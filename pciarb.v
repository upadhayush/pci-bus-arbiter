==> flow/design.v <==
module pci_arbiter (clk,reset_n,REQ0,REQ1,REQ2,REQ3,GNT0,GNT1,GNT2,GNT3) ;
    input clk ;
    input reset_n ;
    input REQ0 ;
    input REQ1 ;
    input REQ2 ;
    input REQ3 ;
    output GNT0 ;
    output GNT1 ;
    output GNT2 ;
    output GNT3 ;
    reg GNT0 ;
    reg GNT1 ;
    reg GNT2 ;
    reg GNT3 ;
    reg [2:0] arbiter_state ;
    always @ (posedge clk or negedge reset_n)
    begin
        if (reset_n == 0)
            begin
                GNT0 <= 0 ;
                GNT1 <= 0 ;
                GNT2 <= 0 ;
                GNT3 <= 0 ;
                arbiter_state <= 0 ;
            end
        else
            case (arbiter_state)
                0: begin
                    GNT0 <= 0 ;
                    GNT1 <= 0 ;
                    GNT2 <= 0 ;
                    GNT3 <= 0 ;
                    if (REQ0 == 1)
                        arbiter_state <= 1 ;
                    else if (REQ1 == 1)
                        arbiter_state <= 2 ;
                    else if (REQ2 == 1)
                        arbiter_state <= 3 ;
                    else if (REQ3 == 1)
                        arbiter_state <= 4 ;
                    else
                        arbiter_state <= 0 ;
                end
                1: begin
                    GNT0 <= 1 ;
                    GNT1 <= 0 ;
                    GNT2 <= 0 ;
                    GNT3 <= 0 ;
                    if (REQ0 == 1)
                        arbiter_state <= 1 ;
                    else if (REQ1 == 1)
                        arbiter_state <= 2 ;
                    else if (REQ2 == 1)
                        arbiter_state <= 3 ;
                    else if (REQ3 == 1)
                        arbiter_state <= 4 ;
                    else
                        arbiter_state <= 1 ;
                end
                2: begin
                    GNT0 <= 0 ;
                    GNT1 <= 1 ;
                    GNT2 <= 0 ;
                    GNT3 <= 0 ;
                    if (REQ1 == 1)
                        arbiter_state <= 2 ;
                    else if (REQ2 == 1)
                        arbiter_state <= 3 ;
                    else if (REQ3 == 1)
                        arbiter_state <= 4 ;
                    else
                        arbiter_state <= 1 ;
                end
                3: begin
                    GNT0 <= 0 ;
                    GNT1 <= 0 ;
                    GNT2 <= 1 ;
                    GNT3 <= 0 ;
                    if (REQ2 == 1)
                        arbiter_state <= 3 ;
                    else if (REQ0 == 1)
                        arbiter_state <= 1 ;
                    else if (REQ1 == 1)
                        arbiter_state <= 2 ;
                    else if (REQ3 == 1)
                        arbiter_state <= 4 ;
                    else
                        arbiter_state <= 1 ;
                end
                4: begin
                    GNT0 <= 0 ;
                    GNT1 <= 0 ;
                    GNT2 <= 0 ;
                    GNT3 <= 1 ;
                    if (REQ3 == 1)
                        arbiter_state <= 4 ;
                    else
                        arbiter_state <= 1 ;
                end
                default: arbiter_state <= 0 ;
            endcase
    end
endmodule
-- Tool chain data of pci_arbiter
The steps from the RTL of pci_arbiter to its reports follow in flow order.
Line numbers count from 1 in the design file above.
Not given: --
- top: pci_arbiter
- clock port: clk
- library: sky130hd
- library corner: tt_025C_1v80

-- Word-level counts
Yosys after proc, flatten, opt, wreduce and memory -nomap, before mapping. Memory bits, and registers merged into a memory's read port (data or address), are not among the register bits. Print and check cells are not counted. Equal cells are merged and count once.
- register bits at 7
- noted bits of input ports: 6
- output and inout bits: 4
- cells after elaboration at 34
- eq/ne operators: 4
- muxes and demuxes: 16
- reduce/logical cells at 9
- operators by type and width (cell ; number):
    two-way mux 3 bit ; 11
    OR reduction 4 bit ; 4
    parallel mux 3 bit (select 5 bit) ; 1
    nonzero test 2 bit ; 4
    parallel mux 1 bit (select 2 bit) ; 4
    equality test 3 x 2 -> 1 bit (second input constant) ; 2
    equality test 3 x 1 -> 1 bit (second input constant) ; 1
    equality test 3 bit (second input constant) ; 1
    logical NOT 3 bit ; 1

-- Longest topological paths
Yosys ltp: most cells in a row. Word level: on the elaborated netlist, between registers, memories and ports. Mapped: between sequential cells and ports; inverters and the memories' decode and read muxes count.
- depth after elaboration at 5
- ABC_AREA at 0
- noted gate-level depth with buffers: 3
- depth with buffers taken out: 3

-- After synthesis
Source: synth_stat.txt of the flow (Yosys; design flattened, memories mapped). It holds for the ABC_AREA given above (unset counts as 0); a run with the other value may have another netlist.
- cells by type (cell ; number ; area in all (µm²)):
    sky130_fd_sc_hd__dfrtp_1 ; 8 ; 200.192
    sky130_fd_sc_hd__nor4b_2 ; 2 ; 30.029
    sky130_fd_sc_hd__o21a_1 ; 4 ; 30.029
    sky130_fd_sc_hd__dfstp_2 ; 1 ; 26.275
    sky130_fd_sc_hd__a21oi_1 ; 3 ; 15.014
    sky130_fd_sc_hd__nor2_1 ; 4 ; 15.014
    sky130_fd_sc_hd__nor4_2 ; 1 ; 12.512
    sky130_fd_sc_hd__a21bo_1 ; 1 ; 10.01
    sky130_fd_sc_hd__a31o_1 ; 1 ; 8.758
    sky130_fd_sc_hd__a21boi_1 ; 1 ; 7.507
    sky130_fd_sc_hd__o211ai_1 ; 1 ; 7.507
    sky130_fd_sc_hd__o21bai_1 ; 1 ; 7.507
    sky130_fd_sc_hd__and2_1 ; 1 ; 6.256
    sky130_fd_sc_hd__nand2b_1 ; 1 ; 6.256
    sky130_fd_sc_hd__nor2_2 ; 1 ; 6.256
    sky130_fd_sc_hd__nor4_1 ; 1 ; 6.256
    sky130_fd_sc_hd__o21ai_1 ; 1 ; 5.005
    sky130_fd_sc_hd__inv_1 ; 1 ; 3.754
- mapped cells at 34
- synthesis area: 404.1 µm²
- area of sequential cells at 226.5 µm²
- noted flip-flop cells: 9
- noted buffers: 0

-- Timing after synthesis
OpenSTA on the mapped netlist: ideal clock, no wires. The path of least setup slack (recovery checks aside). Input and output delay are each 20% of the period. Register names are those of the netlist, which keeps one name where synthesis merged equal registers.
- path kind: reg-to-reg
- start point: reg arbiter_state
- end point: reg arbiter_state
- period: 1620 ps
- setup time at 65 ps
- noted launch time at the first pin: 0 ps
- data arrival time at 855 ps
- required time: 1555 ps
- noted slack: 700 ps
- noted delay of the path: 920 ps
- noted driving pins on the path: 4
- noted buffers on the path: 0
- synthesis period reached at 920 ps
"delay of the path" = arrival - input delay + setup time.
"driving pins on the path" counts driving pins, that of a launching flip-flop among them; a cell with two outputs on the path counts twice.
"synthesis period reached" = period - worst setup slack (recovery checks aside). The figure is calculated, with input and output delays left at 20% of the set period.
Where an end lacks its bit number, it is one bit of the signal, or one of the new flip-flops if synthesis recoded a state register.
A register here has more assigning lines than the two given.
- cell sequence: sky130_fd_sc_hd__dfstp_2 -> sky130_fd_sc_hd__o21bai_1 -> sky130_fd_sc_hd__a21oi_1 -> sky130_fd_sc_hd__o21a_1
- RTL lines, path after synthesis (item ; line ; RTL):
    start: declaration ; 16 ; reg [2:0] arbiter_state ;
    start: assignment ; 25 ; arbiter_state <= 0 ;
    start: assignment ; 35 ; arbiter_state <= 1 ;
    end: assignment ; 25 ;
    end: assignment ; 35 ;
    end: declaration ; 16 ;
Chain of elaborated cells between the ends: none given.

-- Path in the finished layout
Path of least setup slack in the final report of run 1 (OpenROAD, finished layout, wires in). Where an end is a register, its clock arrival counts in the times.
The report prints the path's times to 10 ps; the period is as set.
- path kind: reg-to-reg
- start point: reg arbiter_state
- end point: reg arbiter_state
- period: 952 ps
- setup time at 80 ps
- noted launch time at the first pin: 240 ps
- data arrival time at 1160 ps
- required time: 1100 ps
- noted slack: -60 ps
- noted driving pins on the path: 4
- noted buffers on the path: 0
Where an end lacks its bit number, it is one bit of the signal, or one of the new flip-flops if synthesis recoded a state register.
A register here has more assigning lines than the two given.
- cell sequence: sky130_fd_sc_hd__dfstp_2 -> sky130_fd_sc_hd__nor2_4 -> sky130_fd_sc_hd__a21bo_1 -> sky130_fd_sc_hd__o211ai_1
- RTL lines, path post-layout (item ; line ; RTL):
    start: declaration ; 16 ; reg [2:0] arbiter_state ;
    start: assignment ; 25 ; arbiter_state <= 0 ;
    start: assignment ; 35 ; arbiter_state <= 1 ;
    end: assignment ; 25 ;
    end: assignment ; 35 ;
    end: declaration ; 16 ;
Chain of elaborated cells between the ends: none given.

FLOW RESULTS
============

Below are 2 stored runs of the flow (Yosys, OpenROAD; platform sky130hd) on pci_arbiter, each with its settings and what was measured, unordered. Constraints: input delay and output delay 20% of the set period each, output load 0.01 pF.
"period reached" is the run's clock period less its worst setup slack. It is reckoned from that one timing run; input and output delays stay at 20% of the period that was set.
"critical setup path time": the worst setup path's part of the clock period (all of it between registers, 20% less for each end at a port) less its slack. A launch clock that arrives late makes it longer, a capture clock that arrives late makes it shorter.
"total design power" is the tool's figure for a default switching activity; nothing was simulated.
"critical setup path time" is given in steps of 10 ps.

Run 1
Settings were period_ns = 0.952; SETUP_SLACK_MARGIN = 0.06; CAP_MARGIN = 20; CORE_MARGIN = 2; CORE_UTILIZATION = 40; SLEW_MARGIN = 20
- period reached: 1010 ps
- critical setup path time: 1010 ps
- worst setup path kind: reg-to-reg
- utilization of the finished layout: 66.4 %
- noted the setup TNS: -134 ps
- chip area in the Yosys report: 404.1 µm²
- noted the worst setup slack after layout: -58 ps
- total design power at 1.092 mW
- noted the die area: 1280.6 µm²
- noted the standard-cell area after routing: 621.8 µm²

Run 2
Settings were period_ns = 0.733; CORE_UTILIZATION = 43; PLACE_DENSITY_LB_ADDON = 0.2; CORE_MARGIN = 2; GPL_TIMING_DRIVEN = 1; GPL_ROUTABILITY_DRIVEN = 1; CAP_MARGIN = 5; MAX_ROUTING_LAYER = met4; SLEW_MARGIN = 20
- period reached: 998 ps
- critical setup path time: 1000 ps
- worst setup path kind: reg-to-reg
- utilization of the finished layout: 68.7 %
- noted the setup TNS: -2427 ps
- chip area in the Yosys report: 404.1 µm²
- noted the worst setup slack after layout: -265 ps
- total design power at 1.423 mW
- noted the die area: 1201.0 µm²
- noted the standard-cell area after routing: 614.3 µm²
